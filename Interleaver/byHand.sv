==> flow/design.v <==
module interleaver(Input, Reset, Clock, Output);
    input wire Input;
    input wire Reset;
    input wire Clock;
    output reg Output;
    parameter N_CBPS = 48;
    parameter N_COLS = 16;
    parameter N_ROWS = N_CBPS / 16;
    reg [3:0] j_col_IN;
    reg [1:0] i_row_IN;
    reg [0:15] MEM_IN [0:2];
    reg [3:0] j_col_OUT;
    reg [1:0] i_row_OUT;
    reg [0:15] MEM_OUT [0:2];
    reg [7:0] counter;
    integer k;
    always @(posedge Clock, posedge Reset)
    begin
        if (Reset)
        begin
            j_col_IN <= 4'b0000;
            i_row_IN <= 2'b00;
            for(k = 0; k < N_ROWS; k = k + 1)                
                MEM_IN[k] <= 16'h0000;
            j_col_OUT <= 4'b0000;
            i_row_OUT <= 2'b00;
            for(k = 0; k < N_ROWS; k = k + 1)                
                MEM_OUT[k] <= 16'h0000;
            counter <= 8'h01;
        end
        else
        begin
            counter <= counter + 8'h01;
            if (counter == N_CBPS)
            begin
                for(k = 0; k < N_ROWS; k = k + 1)            
                begin
                    MEM_OUT[k] <= MEM_IN[k];
                end
                j_col_IN <= 4'b0000;
                i_row_IN <= 2'b00;
                j_col_OUT <= 4'b0000;
                i_row_OUT <= 2'b00;
                counter <= 8'h01;
                MEM_OUT[i_row_IN][j_col_IN] <= Input;
            end
            else
            begin
                MEM_IN[i_row_IN][j_col_IN] <= Input;
                j_col_IN <= j_col_IN + 4'b0001;
                if (j_col_IN == 4'b1111)
                    i_row_IN <= i_row_IN + 2'b01;
                i_row_OUT <= i_row_OUT + 2'b01;
                if (i_row_OUT + 2'b01 == N_ROWS)
                begin
                    j_col_OUT <= j_col_OUT + 4'b0001;
                    i_row_OUT <= 2'b00;
                end 
            end
        end
    end
    always @(posedge Clock, posedge Reset)
    begin
        if (Reset)
            Output <= 1'b0;
        else
            Output <= MEM_OUT[i_row_OUT][j_col_OUT];
    end
endmodule
==> Tool chain data of interleaver <==
What the tools print for interleaver, step after step.
Lines are those of the file above, counted from 1.
{ "setup": {"top_module": "interleaver", "clock": "Clock", "cell_library": "sky130hd", "pvt_corner": "tt_025C_1v80"} }

==> Word-level counts <==
Source: Yosys, flattened and elaborated. Widths are those after wreduce. Registers that Yosys merges into a memory's read port (data or address) are not register bits. Print and check cells do not count.
{ "classes": {"n_addsub": 8, "equal": 7, "shift": 3, "muxes": 12, "n_logic": 7, "n_reduce_logical": 4} }
{ "ops": {"columns": ["op", "count"], "rows": [
  ["16-bit AND", 3],
  ["16-bit bitwise OR", 3],
  ["16-bit parallel mux with 3-bit select", 1],
  ["16-bit 2-to-1 mux", 3],
  ["1-bit by 32-bit variable shift with 16-bit output", 1],
  ["1-bit by 32-bit variable shift with 16-bit output (first input constant)", 1],
  ["5-bit negation with 32-bit output", 1],
  ["16-bit by 4-bit variable part select with 1-bit output", 1],
  ["16-bit inverter", 1],
  ["4-bit 2-to-1 mux", 3],
  ["4-bit by 1-bit adder with 4-bit output (second input constant)", 2],
  ["8-bit by 1-bit adder with 8-bit output (second input constant)", 1],
  ["8-bit by 6-bit equality test with 1-bit output (second input constant)", 1],
  ["8-bit 2-to-1 mux", 1],
  ["2-bit 2-to-1 mux", 4],
  ["4-bit by 4-bit subtractor with 5-bit output (first input constant)", 1],
  ["2-bit by 1-bit adder with 2-bit output (second input constant)", 2],
  ["2-bit by 1-bit equality test with 1-bit output (second input constant)", 2],
  ["2-bit equality test (second input constant)", 2],
  ["2-bit zero test", 2],
  ["2-bit nonzero test", 2],
  ["4-bit equality test (second input constant)", 1],
  ["2-bit by 1-bit adder with 3-bit output (second input constant)", 1],
  ["3-bit by 2-bit equality test with 1-bit output (second input constant)", 1]
]} }
{ "bits": {"reg_bits": 117, "in_bits": 3, "output_inout_bits": 1, "wordCells": 53} }

==> Depth <==
Depth = most cells in a row (Yosys ltp): at word level without a register or memory, in the mapped netlist without a sequential cell, where the memories' decode and read muxes count.
{ "logic_depth": {"word_depth": 7, "abc_area": 0, "ltp_mapped": 9, "mapped_depth_nobuf": 7} }

==> Netlist <==
The flow's flattened synthesis, as Yosys stat reports it; memories are mapped. The netlist is that of the ABC_AREA named above (0 if unset); the other value can give another one.
Totals and module areas in this step are rounded.
{ "synth_totals": {"stdcells": 623, "yosys_area_um2": 6223, "sequential_area_um2": 2929, "flip_flops": 117, "buf_cells": 52} }
{ "types": {"columns": ["cell_type", "count", "area_total_um2"], "rows": [
  ["sky130_fd_sc_hd__dfrtp_1", 116, 2.9E+03],
  ["sky130_fd_sc_hd__mux2i_1", 52, 520.499],
  ["sky130_fd_sc_hd__mux2_2", 41, 461.693],
  ["sky130_fd_sc_hd__nor2_1", 72, 270.259],
  ["sky130_fd_sc_hd__nand2_1", 71, 266.506],
  ["sky130_fd_sc_hd__nand3_1", 52, 260.25],
  ["sky130_fd_sc_hd__o21ai_0", 36, 180.173],
  ["sky130_fd_sc_hd__ha_1", 13, 162.656],
  ["sky130_fd_sc_hd__mux2_1", 8, 90.086],
  ["sky130_fd_sc_hd__o21ai_1", 18, 90.086],
  ["sky130_fd_sc_hd__clkbuf_1", 23, 86.333],
  ["sky130_fd_sc_hd__a22oi_1", 9, 67.565],
  ["sky130_fd_sc_hd__xnor2_1", 7, 61.309],
  ["sky130_fd_sc_hd__nand2_8", 3, 60.058],
  ["sky130_fd_sc_hd__buf_2", 11, 55.053],
  ["sky130_fd_sc_hd__buf_4", 6, 45.043],
  ["sky130_fd_sc_hd__buf_8", 3, 45.043],
  ["sky130_fd_sc_hd__a211oi_1", 5, 37.536]
]} }
Other cell types: 36; their cells: 77.

==> Worst setup path after synthesis <==
Source: OpenSTA report_checks on the synthesized netlist (no wires, ideal clock, input and output delay 20% of the period each), path of least setup slack; recovery checks are left aside. Register names are those of the netlist, which keeps one name where synthesis merged equal registers.
{ "synth_path": {"path_kind": "reg2reg", "from": "register j_col_IN[2]", "to": "register MEM_IN[0][4]", "clock_period_ps": 2950, "setup_time_ps": 125, "t_first_pin_ps": 0, "arrival_time_ps": 1857, "required_time_ps": 2825, "slack_ps": 968, "path_delay_ps": 1982, "stages": 8, "n_path_buf": 0, "period_less_setup_slack_ps": 1982} }
"path_delay_ps" is the arrival time less input delay plus setup time.
"stages": output pins that drive a net of the path, with the launching flip-flop's if there is one; two outputs of one cell count as two.
"period_less_setup_slack_ps" is the clock period less the worst setup slack; recovery checks do not enter. This is arithmetic on one report: input and output delays are still those of the set period (20% each).
The rows between start and end are the longest chain of elaborated cells between them; the timing report does not say that the signal goes this way. Where chains are equally long, one stands for them.
Each line given opens the expression or statement behind the cell; cells for indexed reads and writes are added by Yosys, which also makes memories of some case tables.
A register here has more assigning lines than the two given.
{ "synth_via": {"path_cell_list": "sky130_fd_sc_hd__dfrtp_1 > sky130_fd_sc_hd__and3_1 > sky130_fd_sc_hd__ha_1 > sky130_fd_sc_hd__a311o_1 > sky130_fd_sc_hd__nor2_4 > sky130_fd_sc_hd__nand2_1 > sky130_fd_sc_hd__nor2_1 > sky130_fd_sc_hd__mux2_2", "elab_chain_len": 7, "cells_between": 8, "classes_between": "add/sub: 2; shift: 2; mux: 1; logic: 3"} }
{ "synth_lines": {"columns": ["item", "line", "rtl"], "rows": [
  ["start, declared", 9, "reg [3:0] j_col_IN;"],
  ["start, assigned", 21, "j_col_IN <= 4'b0000;"],
  ["start, assigned", 50, "j_col_IN <= j_col_IN + 4'b0001;"],
  ["4-bit by 4-bit subtractor with 5-bit output", 49, "MEM_IN[i_row_IN][j_col_IN] <= Input;"],
  ["5-bit negation with 32-bit output", 49, null],
  ["1-bit by 32-bit variable shift with 16-bit output", 49, null],
  ["16-bit inverter", 49, null],
  ["16-bit AND", 49, null],
  ["16-bit bitwise OR", 49, null],
  ["16-bit 2-to-1 mux", 49, null],
  ["end, assigned", 24, "MEM_IN[k] <= 16'h0000;"],
  ["end, assigned", 49, null],
  ["end, declared", 11, "reg [0:15] MEM_IN [0:2];"]
]} }

==> Timing after layout <==
From the final timing report of run B: the path of least setup slack in the routed layout; clock arrival at registers is part of the times.
The path's times are printed in steps of 10 ps; the period is the one set.
{ "layout_path": {"path_kind": "reg2reg", "from": "register j_col_IN[0]", "to": "register MEM_IN[0][15]", "clock_period_ps": 2900, "setup_time_ps": 120, "t_first_pin_ps": 440, "arrival_time_ps": 2800, "required_time_ps": 3210, "slack_ps": 410, "stages": 6, "n_path_buf": 0} }
The rows between start and end are the longest chain of elaborated cells between them; the timing report does not say that the signal goes this way. Where chains are equally long, one stands for them.
A register here has more assigning lines than the two given.
{ "layout_via": {"path_cell_list": "sky130_fd_sc_hd__dfrtp_2 > sky130_fd_sc_hd__ha_1 > sky130_fd_sc_hd__nor3b_1 > sky130_fd_sc_hd__nand3_1 > sky130_fd_sc_hd__nor2_1 > sky130_fd_sc_hd__mux2_2", "elab_chain_len": 7, "cells_between": 8, "classes_between": "add/sub: 2; shift: 2; mux: 1; logic: 3"} }
{ "layout_lines": {"columns": ["item", "line", "rtl"], "rows": [
  ["start, declared", 9, "reg [3:0] j_col_IN;"],
  ["start, assigned", 21, "j_col_IN <= 4'b0000;"],
  ["start, assigned", 50, "j_col_IN <= j_col_IN + 4'b0001;"],
  ["4-bit by 4-bit subtractor with 5-bit output", 49, "MEM_IN[i_row_IN][j_col_IN] <= Input;"],
  ["5-bit negation with 32-bit output", 49, null],
  ["1-bit by 32-bit variable shift with 16-bit output", 49, null],
  ["16-bit inverter", 49, null],
  ["16-bit AND", 49, null],
  ["16-bit bitwise OR", 49, null],
  ["16-bit 2-to-1 mux", 49, null],
  ["end, assigned", 24, "MEM_IN[k] <= 16'h0000;"],
  ["end, assigned", 49, null],
  ["end, declared", 11, "reg [0:15] MEM_IN [0:2];"]
]} }

Subject: interleaver on sky130hd, stored results

Hello all,

Measured data: module interleaver, platform sky130hd, 2 stored runs of the flow under differing settings, order arbitrary. Input and output delays are each 20% of the period that was set; the output load is 0.01 pF.
"achieved_clock_period_ps" means the clock period less the worst setup slack. The figure is calculated, with input and output delays left at 20% of the set period.
"timing.worst_path_ps": the worst setup path's part of the clock period (all of it between registers, 20% less for each end at a port) less its slack. A launch clock that arrives late makes it longer, a capture clock that arrives late makes it shorter.
By "final_power_mw" is meant OpenSTA's value without simulated activity: inputs other than the clock are taken to toggle once in ten clock periods, and the tool carries that through the logic.
"timing.worst_path_ps" is known to 10 ps.
Results are given in rounded form.
[
  {
    "run": "run A",
    "settings": { "period_ns": 2.96, "CORE_UTILIZATION": 62, "SETUP_SLACK_MARGIN": 0.63, "CELL_PAD_IN_SITES_DETAIL_PLACEMENT": 2, "GPL_TIMING_DRIVEN": 0, "GPL_ROUTABILITY_DRIVEN": 1, "CAP_MARGIN": 20, "CORE_MARGIN": 2, "SLEW_MARGIN": 20 },
    "outcome": "no results, placement failed with DPL-0033"
  },
  {
    "run": "run B",
    "settings": { "period_ns": 2.9, "CORE_UTILIZATION": 35, "SETUP_SLACK_MARGIN": 0.65, "CORE_MARGIN": 5, "CELL_PAD_IN_SITES_DETAIL_PLACEMENT": 2, "CTS_CLUSTER_DIAMETER": 205, "CAP_MARGIN": 0, "SLEW_MARGIN": 15 },
    "results": { "timing.worst_path_ps": 2490, "critical_path_kind": "reg2reg", "synth_area_um2": 6223, "total_die_area_um2": 20550, "util_pct": 43.7, "fin_hold_ws_ps": 471, "achieved_clock_period_ps": 2491, "final_power_mw": 4.103, "cell_area_final_um2": 7591, "timing.setup.ws_ps": 409, "fin_tns_ps": 0 }
  }
]

Thanks
